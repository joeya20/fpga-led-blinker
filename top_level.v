==> flow/design.v <==
module LED_blinker
	#(
		parameter c_max_count_1Hz = 25_000_000,
		parameter c_max_count_5Hz = 10_000_000,
		parameter c_max_count_10Hz = 5_000_000,
		parameter c_max_count_20Hz = 2_500_000
	)
	(
		input 	i_clk,
		input 	i_enable,
		input 	i_select0,
		input 	i_select1,
		output 	o_led
	);
	reg [31:0] r_count = 0;
	reg r_toggle = 1'b0;
	wire [31:0] w_current_max_count;
	always @ (posedge i_clk) begin		
		if(r_count < w_current_max_count-1) begin
			r_count <= r_count + 1;
		end else begin
			r_toggle <= !r_toggle;
			r_count <= 0;
		end
	end
	assign w_current_max_count = i_select1 ? (i_select0 ? c_max_count_20Hz : c_max_count_10Hz) : (i_select0 ? c_max_count_5Hz : c_max_count_1Hz);
	assign o_led = r_toggle & i_enable;
endmodule
module synchronizer 
#(
	c_N = 1
)
(
	input 					i_clk,
	input						i_reset,
	input		[c_N-1:0]	i_D,
	output	[c_N-1:0]	o_Q
);
	reg [c_N-1:0] reg1;
	reg [c_N-1:0] reg2;
	always @ (posedge i_clk or posedge i_reset) begin
		if (i_reset == 1'b1) begin
			reg1 <= 0;
			reg2 <= 0;
		end else begin
			reg1	<= i_D;
			reg2	<= reg1;
		end
	end
	assign o_Q = reg2;
endmodule
module top_level 
	(
		input			 	MAX10_CLK1_50,
		input		[9:0] SW,
		output 	[9:0] LEDR
	);
	wire w_led_state;
	wire [2:0] w_clean_sw;
	synchronizer #(.c_N(3))
		switch_synchronizer
		(
			.i_clk(MAX10_CLK1_50),
			.i_reset(1'b0),
			.i_D(SW[2:0]),
			.o_Q(w_clean_sw)
		);
	LED_blinker blinker_ins0
		(
			.i_clk		(MAX10_CLK1_50),
			.i_enable	(w_clean_sw[2]),
			.i_select0	(w_clean_sw[0]),
			.i_select1	(w_clean_sw[1]),
			.o_led		(w_led_state)
		);
	assign LEDR = {10{w_led_state}};
endmodule
---- From RTL to reports: top_level ----
What the tools print for top_level, step after step.
Lines are those of the file above, counted from 1.
Operators: Yosys type, input widths -> output width; for muxes data width and select width s.
Cell names lack the library's common part.
The mark -- stands for no value.
set-up
  design top .............................. top_level
  clock port .............................. MAX10_CLK1_50
  standard-cell library ................... sky130hd
  library corner .......................... tt_025C_1v80

---- Word-level counts ----
Source: Yosys, flattened and elaborated, memories not mapped. Widths are those after wreduce; folded enables and synchronous resets count as part of the registers. Registers that Yosys merges into a memory's read port (data or address) are not register bits. Print and check cells do not count. Equal cells are merged and count once.
word-level totals
  flip-flop bits (word level) ............. 39
  latch bits .............................. 0
  RAM bits ................................ 0
  bits in read-only memories .............. 0
  word width x clocked read ports ......... 0
  memory cells ............................ 0
  input port bits ......................... 11
  output and inout port bits .............. 10
  word-level cells ........................ 12
operators by class
  add/sub/neg operators ................... 2
  $mul .................................... 0
  divide/modulo/power cells ............... 0
  $lt $le $gt $ge ......................... 1
  equal/unequal tests ..................... 0
  shifts and indexed selects .............. 0
  multiplexer cells ....................... 3
  bitwise logic cells ..................... 1
  reduce/logical cells .................... 1
operators by type and width
  cell                   count
  $add 32x1->32 const B  1
  $sub 32x1->32 const B  1
  $lt 32x32->1           1
  $mux 32                1
  $mux 25                1
  $mux 23                1
  $and 1x1->1            1
  $logic_not 1->1        1

---- Logic depth ----
Depth = most cells in a row (Yosys ltp): at word level without a register or memory, in the mapped netlist without a sequential cell, where the memories' decode and read muxes count.
logic depth
  depth after elaboration ................. 4
  ABC_AREA ................................ 0
  gate-level depth with buffers ........... 12
  mapped depth without buffers ............ 11

---- Mapped cells and area ----
The flow's flattened synthesis, as Yosys stat reports it; memories are mapped. The netlist is that of the ABC_AREA named above (0 if unset); the other value can give another one.
synthesis totals
  mapped cells ............................ 263
  chip area (Yosys) ....................... 2487.4 µm²
  sequential part of the area ............. 790.8 µm²
  flip-flop cells ......................... 39
  buffers ................................. 19
cells by type
  cell type  count  total area (µm²)
  dfxtp_1    38     760.73
  ha_1       36     450.432
  xor2_1     23     201.443
  nor3_1     25     125.12
  buf_4      13     97.594
  xnor2_1    9      78.826
  nand3_1    14     70.067
  nor3_2     7      70.067
  nand4_1    11     68.816
  nand2_1    17     63.811
  a21oi_1    12     60.058
  and4_1     4      35.034
  and3_1     5      31.28
  edfxtp_1   1      30.029
  inv_1      8      30.029
  clkbuf_8   2      27.526
  nor2_1     7      26.275
  nand4_4    1      21.27
Not listed: further types 21, cells in them 30.
By module: a second synthesis without flattening, with its own total; a netlist apart from the flattened one above.
unflattened totals
  cells (unflattened synthesis) ........... 278
  area total of the unflattened synthesis .. 2607.5 µm²
Each row is one instance without its submodules.
by module
  module                times used  cells  area (µm²)  seq. area (µm²)
  LED_blinker           1           260    2374.8      670.6
  synchronizer (c_N=3)  1           7      153.9       150.1
  top_level             1           11     78.8        0.0

---- Timing after synthesis ----
OpenSTA on the mapped netlist: ideal clock, no wires. The path of least setup slack (recovery checks aside). Input and output delay are each 20% of the period. Register names are those of the netlist, which keeps one name where synthesis merged equal registers.
timing after synthesis
  kind .................................... flip-flop to flip-flop
  from .................................... register switch_synchronizer.reg2[1]
  to ...................................... register blinker_ins0.r_toggle
  period .................................. 3.66 ns
  library setup time ...................... 0.249 ns
  time at the first pin ................... 0.000 ns
  data arrival time ....................... 2.637 ns
  required time ........................... 3.411 ns
  path slack .............................. 0.774 ns
  path delay .............................. 2.886 ns
  driving pins on the path ................ 12
  period reached after synthesis .......... 2.886 ns
"path delay" is the arrival time less input delay plus setup time.
"driving pins on the path" counts driving pins, that of a launching flip-flop among them; a cell with two outputs on the path counts twice.
"period reached after synthesis" is the clock period less the worst setup slack; recovery checks do not enter. This is arithmetic on one report: input and output delays are still those of the set period (20% each).
The rows between start and end are the longest chain of elaborated cells between them; the timing report does not say that the signal goes this way. Where chains are equally long, one stands for them.
Each line given opens the expression or statement behind the cell; cells for indexed reads and writes are added by Yosys, which also makes memories of some case tables.
between the ends, after synthesis
  cells stage by stage .................... dfxtp_1 > inv_1 > ha_1 > nand2_1 > or4_1 > xnor2_1 > ha_1 > nand4_1 > o221ai_1 > o21ai_0 > o211ai_2 > or2_2
  cells in the longest elaborated chain ... 3
ends and longest elaborated chain, after synthesis
  what             RTL line  source
  start, declared  40        reg [c_N-1:0] reg2;
  start, assigned  44        reg2 <= 0;
  start, assigned  47        reg2 <= reg1;
  $mux 32          26        assign w_current_max_count = i_select1 ? (i_select0 ? c_max_count_20Hz : c_max_count_10Hz) : (i_select0 ? c_ma ...
  $sub 32x1->32    19        if(r_count < w_current_max_count-1) begin
  $lt 32x32->1     19
  end, assigned    22        r_toggle <= !r_toggle;
  end, declared    16        reg r_toggle = 1'b0;

---- Path in the finished layout ----
Path of least setup slack in the final report of run A (OpenROAD, finished layout, wires in). Where an end is a register, its clock arrival counts in the times.
timing post-layout
  kind .................................... flip-flop to flip-flop
  from .................................... register switch_synchronizer.reg2[0]
  to ...................................... register blinker_ins0.r_toggle
  period .................................. 2.12 ns
  library setup time ...................... 0.27 ns
  time at the first pin ................... 0.29 ns
  data arrival time ....................... 2.79 ns
  required time ........................... 2.15 ns
  path slack .............................. -0.64 ns
  driving pins on the path ................ 12
The rows between start and end are the longest chain of elaborated cells between them; the timing report does not say that the signal goes this way. Where chains are equally long, one stands for them.
between the ends, post-layout
  cells stage by stage .................... dfxtp_4 > inv_4 > ha_4 > nand2_2 > or4_4 > xnor2_2 > ha_1 > nand4_1 > nor2_1 > nand4_1 > a21oi_4 > or2_4
  cells in the longest elaborated chain ... 4
ends and longest elaborated chain, post-layout
  what             RTL line  source
  start, declared  40        reg [c_N-1:0] reg2;
  start, assigned  44        reg2 <= 0;
  start, assigned  47        reg2 <= reg1;
  $mux 25          26        assign w_current_max_count = i_select1 ? (i_select0 ? c_max_count_20Hz : c_max_count_10Hz) : (i_select0 ? c_ma ...
  $mux 32          26
  $sub 32x1->32    19        if(r_count < w_current_max_count-1) begin
  $lt 32x32->1     19
  end, assigned    22        r_toggle <= !r_toggle;
  end, declared    16        reg r_toggle = 1'b0;

==> results <==
Settings and measured results of 2 stored flow runs for module top_level (sky130hd), not sorted in any way. The constraints put input and output delay at 20% of the set period each and load the outputs with 0.01 pF.
"achieved clock period (ns)" is the run's clock period less its worst setup slack. It is reckoned from that one timing run; input and output delays stay at 20% of the period that was set.

Flow files of run A
==> flow/run.sh <==
#!/bin/bash
# the make line also repeats the synthesis and layout settings of config.mk as NAME=value (left out here)
make -C /OpenROAD-flow-scripts/flow DESIGN_CONFIG=/design/flow/config.mk WORK_HOME=/design/flow/orfs CLKGATE_MAP_FILE= finish
==> flow/config.mk <==
export PLATFORM = sky130hd
export DESIGN_NAME = top_level
export DESIGN_NICKNAME = top_level
export VERILOG_FILES = /design/flow/design.v
export SDC_FILE = /design/flow/constraint.sdc
export NUM_CORES = 4
export LEC_CHECK = 0
export CAP_MARGIN = 25
export CELL_PAD_IN_SITES_DETAIL_PLACEMENT = 2
export CELL_PAD_IN_SITES_GLOBAL_PLACEMENT = 1
export CORE_MARGIN = 8
export CORE_UTILIZATION = 29
export CTS_CLUSTER_DIAMETER = 124
export CTS_CLUSTER_SIZE = 24
export GPL_ROUTABILITY_DRIVEN = 0
export PLACE_DENSITY_LB_ADDON = 0.2
export SETUP_SLACK_MARGIN = -0.14
export SLEW_MARGIN = 5
==> flow/constraint.sdc <==
create_clock -name core_clock -period 2.12 [get_ports {MAX10_CLK1_50}]
set_input_delay 0.4240 -clock core_clock [delete_from_list [all_inputs] [get_ports {MAX10_CLK1_50}]]
set_output_delay 0.4240 -clock core_clock [all_outputs]
set_load 0.01 [all_outputs]

report of run A
yosys chip area after synthesis (um^2): 2487.4
finish__design__die__area: 11797.2
finish__design__instance__utilization: 0.3785
finish__timing__setup__ws: -0.642
finish__timing__setup__tns: -19.704
finish__timing__hold__ws: 0.329
achieved clock period (ns): 2.762

Flow files of run B
==> flow/run.sh <==
#!/bin/bash
# the make line also repeats the synthesis and layout settings of config.mk as NAME=value (left out here)
make -C /OpenROAD-flow-scripts/flow DESIGN_CONFIG=/design/flow/config.mk WORK_HOME=/design/flow/orfs CLKGATE_MAP_FILE= finish
==> flow/config.mk <==
export PLATFORM = sky130hd
export DESIGN_NAME = top_level
export DESIGN_NICKNAME = top_level
export VERILOG_FILES = /design/flow/design.v
export SDC_FILE = /design/flow/constraint.sdc
export NUM_CORES = 4
export LEC_CHECK = 0
export CAP_MARGIN = 20
export CELL_PAD_IN_SITES_DETAIL_PLACEMENT = 1
export CORE_ASPECT_RATIO = 1.61
export CORE_MARGIN = 2
export CORE_UTILIZATION = 57
export GPL_ROUTABILITY_DRIVEN = 0
export HOLD_SLACK_MARGIN = 0.23
export PLACE_DENSITY = 0.55
export SETUP_SLACK_MARGIN = 1.24
export SLEW_MARGIN = 20
==> flow/constraint.sdc <==
create_clock -name core_clock -period 5.17 [get_ports {MAX10_CLK1_50}]
set_input_delay 1.0340 -clock core_clock [delete_from_list [all_inputs] [get_ports {MAX10_CLK1_50}]]
set_output_delay 1.0340 -clock core_clock [all_outputs]
set_load 0.01 [all_outputs]

report of run B
yosys chip area after synthesis (um^2): 2487.4
finish__design__die__area: 4923.2
finish__design__instance__utilization: 0.6375
finish__timing__setup__ws: 1.554
finish__timing__setup__tns: 0.000
finish__timing__hold__ws: 0.330
achieved clock period (ns): 3.616
